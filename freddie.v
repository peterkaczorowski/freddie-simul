==> flow/design.v <==
module freddie (
    input  wire        clk_in,
    input  wire        rst,
    input  wire        extsel,
    input  wire        casinh,
    input  wire        phi2,
    input  wire        rw,
    input  wire [15:0] a,
    output reg         clk_out,
    output reg         osc,
    output reg         ras,
    output reg         cas,
    output reg         w,
    output reg [7:0]   ba
);
reg        neg_clk;
reg [2:0]  fcount;
reg        mpy;
reg        l_rw;
always @(posedge clk_in or negedge rst) begin
    if (!rst)
        fcount <= 3'b000;
    else begin
        fcount[0] <= (~fcount[2] & ~fcount[1] & ~phi2) | (fcount[2] & fcount[1] & phi2);
        fcount[1] <= (~fcount[2] & fcount[0] & ~phi2) |
                     (~fcount[2] & fcount[1] & ~fcount[0] & ~phi2) |
                     (fcount[2] & fcount[1] & ~fcount[0] & phi2);
        fcount[2] <= (~fcount[2] & fcount[1] & ~fcount[0] & ~phi2) |
                     (fcount[2] & fcount[1] & ~fcount[0] & phi2) |
                     (fcount[2] & fcount[0] & phi2);
    end
end
always @(posedge neg_clk or negedge rst) begin
    if (!rst) begin
        ras   <= 1'b1;
        l_rw  <= 1'b1;
    end else begin
        if (fcount == 3'b000 || fcount == 3'b001 || fcount == 3'b011)
            ras <= 1'b1;
        else
            ras <= 1'b0;
        if (fcount == 3'b010)
            l_rw <= rw;
    end
end
always @(*) begin
    neg_clk = ~clk_in;
    clk_out = neg_clk;
    osc = (fcount[2:1] == 2'b00 || fcount[2:1] == 2'b11) ? 1'b1 : 1'b0;
    mpy = (fcount == 3'b001 || fcount == 3'b011 || fcount == 3'b010) ? 1'b0 : 1'b1;
    ba[0] = (mpy == 1'b0) ? a[0] : a[8];
    ba[1] = (mpy == 1'b0) ? a[1] : a[9];
    ba[2] = (mpy == 1'b0) ? a[2] : a[10];
    ba[3] = (mpy == 1'b0) ? a[3] : a[11];
    ba[4] = (mpy == 1'b0) ? a[4] : a[12];
    ba[5] = (mpy == 1'b0) ? a[5] : a[13];
    ba[6] = (mpy == 1'b0) ? a[6] : a[14];
    ba[7] = (mpy == 1'b0) ? a[7] : a[15];
    w = (fcount == 3'b001 || fcount == 3'b011 || (fcount == 3'b010 && neg_clk == 1'b0)) ? rw : l_rw;
    cas = (extsel == 1'b0 || casinh == 1'b0 || fcount == 3'b011 || fcount == 3'b010 || fcount == 3'b110 ||
           (l_rw == 1'b1 && fcount == 3'b001) || (l_rw == 1'b0 && fcount == 3'b111) ||
           (l_rw == 1'b0 && fcount == 3'b001 && neg_clk == 1'b1) ||
           (l_rw == 1'b0 && fcount == 3'b101 && neg_clk == 1'b0)) ? 1'b1 : 1'b0;
end
endmodule
# --- Step by step through the tools: freddie ---
# What the tools print for freddie, step after step.
# Lines are those of the file above, counted from 1.
# Operators carry their Yosys type and port widths (W data, S select, Z words).
# Cell names lack the library's common part.
design:
  design: "freddie"
  clk_port: "clk_in"
  lib: "sky130hd"
  pvt_corner: "tt_025C_1v80"

# --- Word-level counts ---
# Yosys after proc, flatten, opt, wreduce and memory -nomap, before mapping. Enables and synchronous resets that opt folds into registers are not counted as muxes. Memory bits, and registers merged into a memory's read port (data or address), are not among the register bits. Print and check cells are not counted. Equal cells are merged and count once.
word_totals:
  register_bits: 5
  in_bits: 22
  out_inout_bits: 13
classes:
  n_eq: 7
  reduce_logical: 23
  muxes: 12
  logic: 26
ops:
  columns: ["operator", "n"]
  rows:
  - ["$logic_or A1 B1 Y1", 14]
  - ["$and A1 B1 Y1", 13]
  - ["$mux W1", 12]
  - ["$eq A3 B3 Y1 const B", 3]
  - ["$not A1 Y1", 8]
  - ["$logic_and A1 B1 Y1", 7]
  - ["$eq A3 B2 Y1 const B", 2]
  - ["$or A1 B1 Y1", 5]
  - ["$eq A3 B1 Y1 const B", 1]
  - ["$logic_not A3 Y1", 1]
  - ["$eq A2 B2 Y1 const B", 1]
  - ["$logic_not A2 Y1", 1]

# --- Longest topological paths ---
# Depth = most cells in a row (Yosys ltp): at word level without a register or memory, in the mapped netlist without a sequential cell, where the memories' decode and read muxes count.
depth:
  ltp_word: 10
  ABC_AREA: 0
  depth_mapped: 4

# --- Mapped cells and area ---
# Source: synth_stat.txt of the flow (Yosys; design flattened, memories mapped). It holds for the ABC_AREA given above (unset counts as 0); a run with the other value may have another netlist.
mapped:
  area_mm2: 0.0004192
  ff_cells: 5
  cells: 39
  buffers: 1
types:
  columns: ["cell", "n", "area_total_um2"]
  rows:
  - ["mux2_2", 11, 123.869]
  - ["dfrtp_1", 3, 75.072]
  - ["dfstp_2", 2, 52.55]
  - ["ha_1", 3, 37.536]
  - ["o21ai_4", 1, 16.266]
  - ["a2bb2oi_2", 1, 15.014]
  - ["inv_1", 3, 11.261]
  - ["nor2_1", 3, 11.261]
  - ["mux2i_1", 1, 10.01]
  - ["nor3_2", 1, 10.01]
  - ["o311ai_1", 1, 8.758]
  - ["o21a_1", 1, 7.507]
  - ["nor4_1", 1, 6.256]
  - ["o22ai_1", 1, 6.256]
  - ["a21oi_1", 1, 5.005]
  - ["buf_2", 1, 5.005]
  - ["nand3_1", 1, 5.005]
  - ["o21ai_0", 1, 5.005]
# Other cell types: 2; their cells: 2.

==> runs of freddie <==
Design freddie on sky130hd. What follows are 2 stored runs of the flow, each under its own settings; their order means nothing. The constraints put input and output delay at 20% of the set period each and load the outputs with 0.01 pF.
"totalPower_uw" is the tool's figure for a default switching activity; nothing was simulated.

--- run A ---
==> flow/run.sh <==
#!/bin/bash
# the make line also repeats the synthesis and layout settings of config.mk as NAME=value (left out here)
make -C /OpenROAD-flow-scripts/flow DESIGN_CONFIG=/design/flow/config.mk WORK_HOME=/design/flow/orfs CLKGATE_MAP_FILE= finish
==> flow/config.mk <==
export PLATFORM = sky130hd
export DESIGN_NAME = freddie
export DESIGN_NICKNAME = freddie
export VERILOG_FILES = /design/flow/design.v
export SDC_FILE = /design/flow/constraint.sdc
export NUM_CORES = 4
export LEC_CHECK = 0
export ABC_AREA = 0
export CAP_MARGIN = 0
export CELL_PAD_IN_SITES_DETAIL_PLACEMENT = 1
export CORE_MARGIN = 2
export CORE_UTILIZATION = 19
export CTS_CLUSTER_SIZE = 18
export PLACE_DENSITY_LB_ADDON = 0.19
export SLEW_MARGIN = 20
==> flow/constraint.sdc <==
create_clock -name core_clock -period 3.12 [get_ports {clk_in}]
set_input_delay 0.6240 -clock core_clock [delete_from_list [all_inputs] [get_ports {clk_in}]]
set_output_delay 0.6240 -clock core_clock [all_outputs]
set_load 0.01 [all_outputs]

==> results, as YAML <==
results:
  final_cell_area_mm2: 0.0009234
  setup_worst_slack_ns: -0.593
  finalUtil_pct: 43.0
  post_synth_area_mm2: 0.0004192
  setupTns_ns: -1.194
  die_area_mm2: 0.0025979
  totalPower_uw: 834

--- run B ---
==> flow/run.sh <==
#!/bin/bash
# the make line also repeats the synthesis and layout settings of config.mk as NAME=value (left out here)
make -C /OpenROAD-flow-scripts/flow DESIGN_CONFIG=/design/flow/config.mk WORK_HOME=/design/flow/orfs CLKGATE_MAP_FILE= finish
==> flow/config.mk <==
export PLATFORM = sky130hd
export DESIGN_NAME = freddie
export DESIGN_NICKNAME = freddie
export VERILOG_FILES = /design/flow/design.v
export SDC_FILE = /design/flow/constraint.sdc
export NUM_CORES = 4
export LEC_CHECK = 0
export ABC_AREA = 1
export CAP_MARGIN = 20
export CELL_PAD_IN_SITES_GLOBAL_PLACEMENT = 2
export CORE_ASPECT_RATIO = 1.43
export CORE_MARGIN = 3
export CORE_UTILIZATION = 48
export CTS_CLUSTER_DIAMETER = 60
export GPL_TIMING_DRIVEN = 0
export MAX_ROUTING_LAYER = met5
export PLACE_DENSITY_LB_ADDON = 0.18
export SETUP_SLACK_MARGIN = 0.88
export SLEW_MARGIN = 20
==> flow/constraint.sdc <==
create_clock -name core_clock -period 3.81 [get_ports {clk_in}]
set_input_delay 0.7620 -clock core_clock [delete_from_list [all_inputs] [get_ports {clk_in}]]
set_output_delay 0.7620 -clock core_clock [all_outputs]
set_load 0.01 [all_outputs]

==> results, as YAML <==
outcome: "no final report: floorplanning broke off with PDN-0185"
